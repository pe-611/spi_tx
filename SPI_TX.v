==> flow/design.v <==
module SPI_TX (input clk, start_transmit, reset,
					output reg sdi, cs, out_spi_clk
					);
initial sdi 			<= 1'b0;
initial cs 				<= 1'b1;
initial out_spi_clk  <= 1'b0;					
reg [9:0] data;
initial data <= 9'b0011111111; 
reg [7:0] state;	
reg [7:0] next_state;
reg [7:0] state_cnt;
localparam IDLE 							= 8'd0;
localparam STARTING_TRANSMITTING		= 8'd1;	
localparam SET_BIT_TO_TRANSMITTING  = 8'd2;
localparam SET_HIGH_CLK_SPI			= 8'd3;
localparam SET_LOW_CLK_SPI				= 8'd4;
localparam DEC_BIT_CNT 					= 8'd5;
localparam STOP_TRANSMIT				= 8'd6;
reg transmit_flg;
initial transmit_flg <= 1'b0;
reg [24:0] transmit_flg_cnt;
initial transmit_flg_cnt <= 1'b0;
reg [24:0] cnt;
initial cnt <= 1'b0;	
reg [7:0] bit_cnt;
initial bit_cnt <= 8'd9;
always @* 	
		case (state)
			IDLE:
				if (start_transmit == 1'b1 && transmit_flg == 1'b1) begin
					next_state <= STARTING_TRANSMITTING;
				end
				else begin
					next_state <= IDLE;
				end
			STARTING_TRANSMITTING:
				if (cnt == 12'd500) begin
					next_state <= SET_BIT_TO_TRANSMITTING;
				end
				else begin
					next_state <= STARTING_TRANSMITTING;
				end
			SET_BIT_TO_TRANSMITTING:
				if (cnt == 12'd1000) begin
					next_state <= SET_HIGH_CLK_SPI;
				end
				else begin
					next_state <= SET_BIT_TO_TRANSMITTING;
				end
			SET_HIGH_CLK_SPI:
				if (cnt == 12'd1500) begin
					next_state <= SET_LOW_CLK_SPI;
				end
				else begin
					next_state <= SET_HIGH_CLK_SPI;
				end
			SET_LOW_CLK_SPI: 
				if (cnt == 12'd2000) begin
					next_state <= DEC_BIT_CNT;
				end
				else begin
					next_state <= SET_LOW_CLK_SPI;
				end
			DEC_BIT_CNT: 
				if (bit_cnt == 8'b0) begin
					next_state <= STOP_TRANSMIT;
				end
				else begin
					next_state <= SET_BIT_TO_TRANSMITTING;
				end
			STOP_TRANSMIT:
				if (cnt >= 12'd2500) begin
					next_state <= IDLE;
				end
				else begin
					next_state <= STOP_TRANSMIT;
				end
			default:
				next_state <= IDLE;
		endcase
always @(posedge clk) begin
	if (start_transmit == 1'b0) begin
		transmit_flg_cnt <= 1'b0;
	end
	if (start_transmit == 1'b1 && transmit_flg_cnt == 1'b0) begin
		transmit_flg <= 1'b1;	
	end
	if (transmit_flg == 1'b1) begin
		transmit_flg_cnt <= transmit_flg_cnt + 1'b1;
	end
	if (transmit_flg_cnt > 24'd2500) begin
		transmit_flg <= 1'b0;
	end
	if (state == IDLE) begin
		cnt <= 1'b0;
		bit_cnt <= 8'd9;
		cs <= 1'b1; 
		sdi <= 1'b0;
		out_spi_clk <= 1'b0;
	end
	if (state == STARTING_TRANSMITTING) begin
		cnt <= cnt + 1'b1;
		out_spi_clk <= 1'b0;
		sdi <= 1'b0;
		cs <= 1'b0;
	end
	if (state == SET_BIT_TO_TRANSMITTING) begin
		cnt <= cnt + 1'b1;
		out_spi_clk <= 1'b0;
		sdi <= data[bit_cnt];
		cs <= 1'b0;
	end
	if (state == SET_HIGH_CLK_SPI) begin
		cnt <= cnt + 1'b1;
		out_spi_clk <= 1'b1;
		cs <= 1'b0;
	end
	if (state == SET_LOW_CLK_SPI) begin
		cnt <= cnt + 1'b1;
		out_spi_clk <= 1'b0;
	end
	if (state == DEC_BIT_CNT) begin
		bit_cnt <= bit_cnt - 1'b1;
		cnt <= 12'd500;
	end
	if (state == STOP_TRANSMIT) begin
		cs <= 1'b1;
		cnt <= cnt + 1'b1;
		sdi <= 1'b0;
	end 
end	
always @(posedge clk or negedge reset) begin 
	if(!reset) begin
		state <= IDLE;
	end
	else begin
		state <= next_state;
	end
end		
endmodule
* Tool chain data of SPI_TX
The steps from the RTL of SPI_TX to its reports follow in flow order.
Lines are those of the file above, counted from 1.
Operators carry their Yosys type and port widths (W data, S select, Z words).
Cell names lack the library's common part.
Not given: --
- Top :: SPI_TX
- Clock input :: clk
- Library :: sky130hd
- Library corner :: tt_025C_1v80

* Word-level counts
Source: Yosys, flattened and elaborated, memories not mapped. Widths are those after wreduce. Registers that Yosys merges into a memory's read port (data or address) are not register bits. Print and check cells do not count. Equal cells are merged and count once.
- Word width x clocked read ports :: 0
- Bits in latches :: 0
- RAM bits :: 0
- Bits of input ports :: 3
- Register bits after elaboration :: 70
- ROM bits :: 0
- Memories :: 0
- Output and inout port bits :: 3
- Mux-type cells :: 28
- $add $sub $neg :: 3
- Bitwise logic cells :: 0
- $mul :: 0
- Equality and inequality tests :: 11
- Shift operators :: 1
- Magnitude comparators :: 2
- Div/mod/pow operators :: 0
- Reduce/logical cells :: 9
** Operators by type and width (number)
- $mux W25 :: 9
- $pmux W8 S7 :: 1
- $add A25 B1 Y25 const B :: 2
- $eq A25 B11 Y1 const B :: 2
- $eq A25 B10 Y1 const B :: 1
- $ge A25 B12 Y1 const B :: 1
- $gt A25 B12 Y1 const B :: 1
- $eq A25 B9 Y1 const B :: 1
- $logic_not A25 Y1 :: 1
- $eq A8 B3 Y1 const B :: 3
- $eq A8 B2 Y1 const B :: 2
- $logic_not A8 Y1 :: 2
- $mux W8 :: 2
- $mux W1 :: 12
- $shiftx A10 B8 Y1 const A :: 1
- $mux W3 :: 3
- $sub A8 B1 Y8 const B :: 1
- $eq A8 B1 Y1 const B :: 1
- $reduce_bool A7 Y1 :: 1
- $reduce_bool A4 Y1 :: 1
- $reduce_bool A3 Y1 :: 1
- $logic_and A1 B1 Y1 :: 2
- $ne A2 B1 Y1 const B :: 1
- $reduce_bool A2 Y1 :: 1
- $mux W2 :: 1

* Longest topological paths
Depth = most cells in a row (Yosys ltp): at word level without a register or memory, in the mapped netlist without a sequential cell, where the memories' decode and read muxes count.
- Depth after elaboration :: 8
- ABC_AREA :: 1
- Gate-level depth with buffers :: 9
- Depth with buffers taken out :: 9

* Synthesis result
Source: synth_stat.txt of the flow (Yosys; design flattened, memories mapped). It holds for the ABC_AREA given above (unset counts as 0); a run with the other value may have another netlist.
Totals and module areas in this step are rounded.
** Cells by type
- edfxtp_1 :: number 58, total area 1741.67 um2
- nand2_1 :: number 138, total area 517.997 um2
- nor2_1 :: number 128, total area 480.461 um2
- inv_1 :: number 67, total area 251.491 um2
- nand3_1 :: number 42, total area 210.202 um2
- dfrtp_1 :: number 6, total area 150.144 um2
- a21oi_1 :: number 26, total area 130.125 um2
- o21ai_0 :: number 22, total area 110.106 um2
- dfxtp_1 :: number 4, total area 80.077 um2
- ha_1 :: number 6, total area 75.072 um2
- xor2_1 :: number 8, total area 70.067 um2
- nor3_1 :: number 13, total area 65.062 um2
- nor2_4 :: number 5, total area 56.304 um2
- xnor2_1 :: number 5, total area 43.792 um2
- nand4_1 :: number 6, total area 37.536 um2
- nand2_2 :: number 5, total area 31.28 um2
- nor2_2 :: number 5, total area 31.28 um2
- dfstp_2 :: number 1, total area 26.275 um2
Not listed: further types 13, cells in them 19.
- Flip-flops :: 69
- Sequential area :: 1998 um2
- Cell area after synthesis :: 4230 um2
- Buffers :: 4
- Cell count :: 564

* Timing after synthesis
OpenSTA on the mapped netlist: ideal clock, no wires. The path of least setup slack (recovery checks aside). Input and output delay are each 20% of the period. Register names are those of the netlist, which keeps one name where synthesis merged equal registers.
- Kind :: reg2reg
- Start :: register state
- End :: register cnt[0]
- Delay of the path :: 1.919 ns
- Setup time :: 0.498 ns
- Setup slack :: 0.561 ns
- Stages on the path :: 7
- Arrival time :: 1.421 ns
- Required time :: 1.982 ns
- Period :: 2.48 ns
- Buffers on the path :: 0
- Synthesis period reached :: 1.919 ns
"delay of the path" is the arrival time less input delay plus setup time.
"stages on the path": output pins that drive a net of the path, with the launching flip-flop's if there is one; two outputs of one cell count as two.
"synthesis period reached" = period - worst setup slack (recovery checks aside). The figure is calculated, with input and output delays left at 20% of the set period.
An end named without its bit number is one bit of that signal or, where synthesis recoded a state register, one of its new flip-flops.
A register here has more assigning lines than the two given.
- Cells stage by stage :: dfrtp_1 -> inv_1 -> nand2_1 -> nor2_1 -> nand3_1 -> inv_1 -> nand3_1
** RTL lines, path post-synthesis
- start: declaration :: RTL line 9 : reg [7:0] state;
- start: assignment :: RTL line 134 : state <= IDLE;
- start: assignment :: RTL line 137 : state <= next_state;
- end: assignment :: RTL line 102 : cnt <= cnt + 1'b1;
- end: assignment :: RTL line 108 : cnt <= cnt + 1'b1;
- end: declaration :: RTL line 23 : reg [24:0] cnt;
Chain of elaborated cells between the ends: none given.

* Worst path after layout
From the final timing report of run 2: the path of least setup slack in the routed layout; clock arrival at registers is part of the times.
- Kind :: reg2reg
- Start :: register transmit_flg_cnt[0]
- End :: register transmit_flg_cnt[22]
- Stages on the path :: 9
- Arrival time :: 1.81 ns
- Period :: 2.55 ns
- Setup slack :: 0.82 ns
- Buffers on the path :: 0
- Setup time :: 0.24 ns
- Required time :: 2.64 ns
Between the ends stands the longest chain of elaborated cells between them, by number of cells; it is not shown to be the way that was timed. Of several equally long chains one is given.
Each line given opens the expression or statement behind the cell; cells for indexed reads and writes are added by Yosys, which also makes memories of some case tables.
- Cells stage by stage :: edfxtp_1 -> ha_1 -> nand3_1 -> nor2_1 -> nand2_1 -> nor2_1 -> nand3_1 -> nand2_1 -> nor2_1
- Cells in the longest elaborated chain :: 2
** RTL lines, path after layout
- start: declaration :: RTL line 21 : reg [24:0] transmit_flg_cnt;
- start: assignment :: RTL line 83 : transmit_flg_cnt <= 1'b0;
- start: assignment :: RTL line 89 : transmit_flg_cnt <= transmit_flg_cnt + 1'b1;
- $add A25 B1 Y25 :: RTL line 89
- $mux W25 :: RTL line 88 : if (transmit_flg == 1'b1) begin
- end: assignment :: RTL line 83
- end: assignment :: RTL line 89
- end: declaration :: RTL line 21

==> runs of SPI_TX <==
Design SPI_TX on sky130hd. What follows are 2 stored runs of the flow, each under its own settings; their order means nothing. The constraints put input and output delay at 20% of the set period each and load the outputs with 0.01 pF.
"achieved period": clock period set for the run, less the worst setup slack. It is reckoned from that one timing run; input and output delays stay at 20% of the period that was set.
"time on the worst setup path" means the part of the period allowed to the worst setup path (the constraints hold back 20% at inputs and 20% at outputs) less its slack; where the path has registers, the arrival times of their clocks count too.
"power consumption": no workload was simulated; the value follows from the tool's default switching activity.
Results are given in rounded form.

** Run 1
- Settings :: period_ns=1.42; CORE_UTILIZATION=57; PLACE_DENSITY=0.66; CELL_PAD_IN_SITES_DETAIL_PLACEMENT=2; MAX_ROUTING_LAYER=met4; CAP_MARGIN=20; CORE_MARGIN=2; SLEW_MARGIN=20
- Outcome :: not finished: placement ended with error DPL-0033

** Run 2
- Settings :: period_ns=2.55; CORE_UTILIZATION=16; PLACE_DENSITY_LB_ADDON=0.29; HOLD_SLACK_MARGIN=0.16; CORE_MARGIN=2; ABC_AREA=1; GPL_TIMING_DRIVEN=1; SLEW_MARGIN=10; MAX_ROUTING_LAYER=met5; CAP_MARGIN=20
- Utilization after routing :: 19.2%
- Full die area :: 27760 um2
- Achieved period :: 1.727 ns
- Smallest setup slack :: 0.823 ns
- Time on the worst setup path :: 1.73 ns
- Type of the worst setup path :: reg2reg
- Chip area after synthesis (Yosys) :: 4230 um2
- Total negative slack on setup checks :: 0.000 ns
- Power consumption :: 2.704 mW
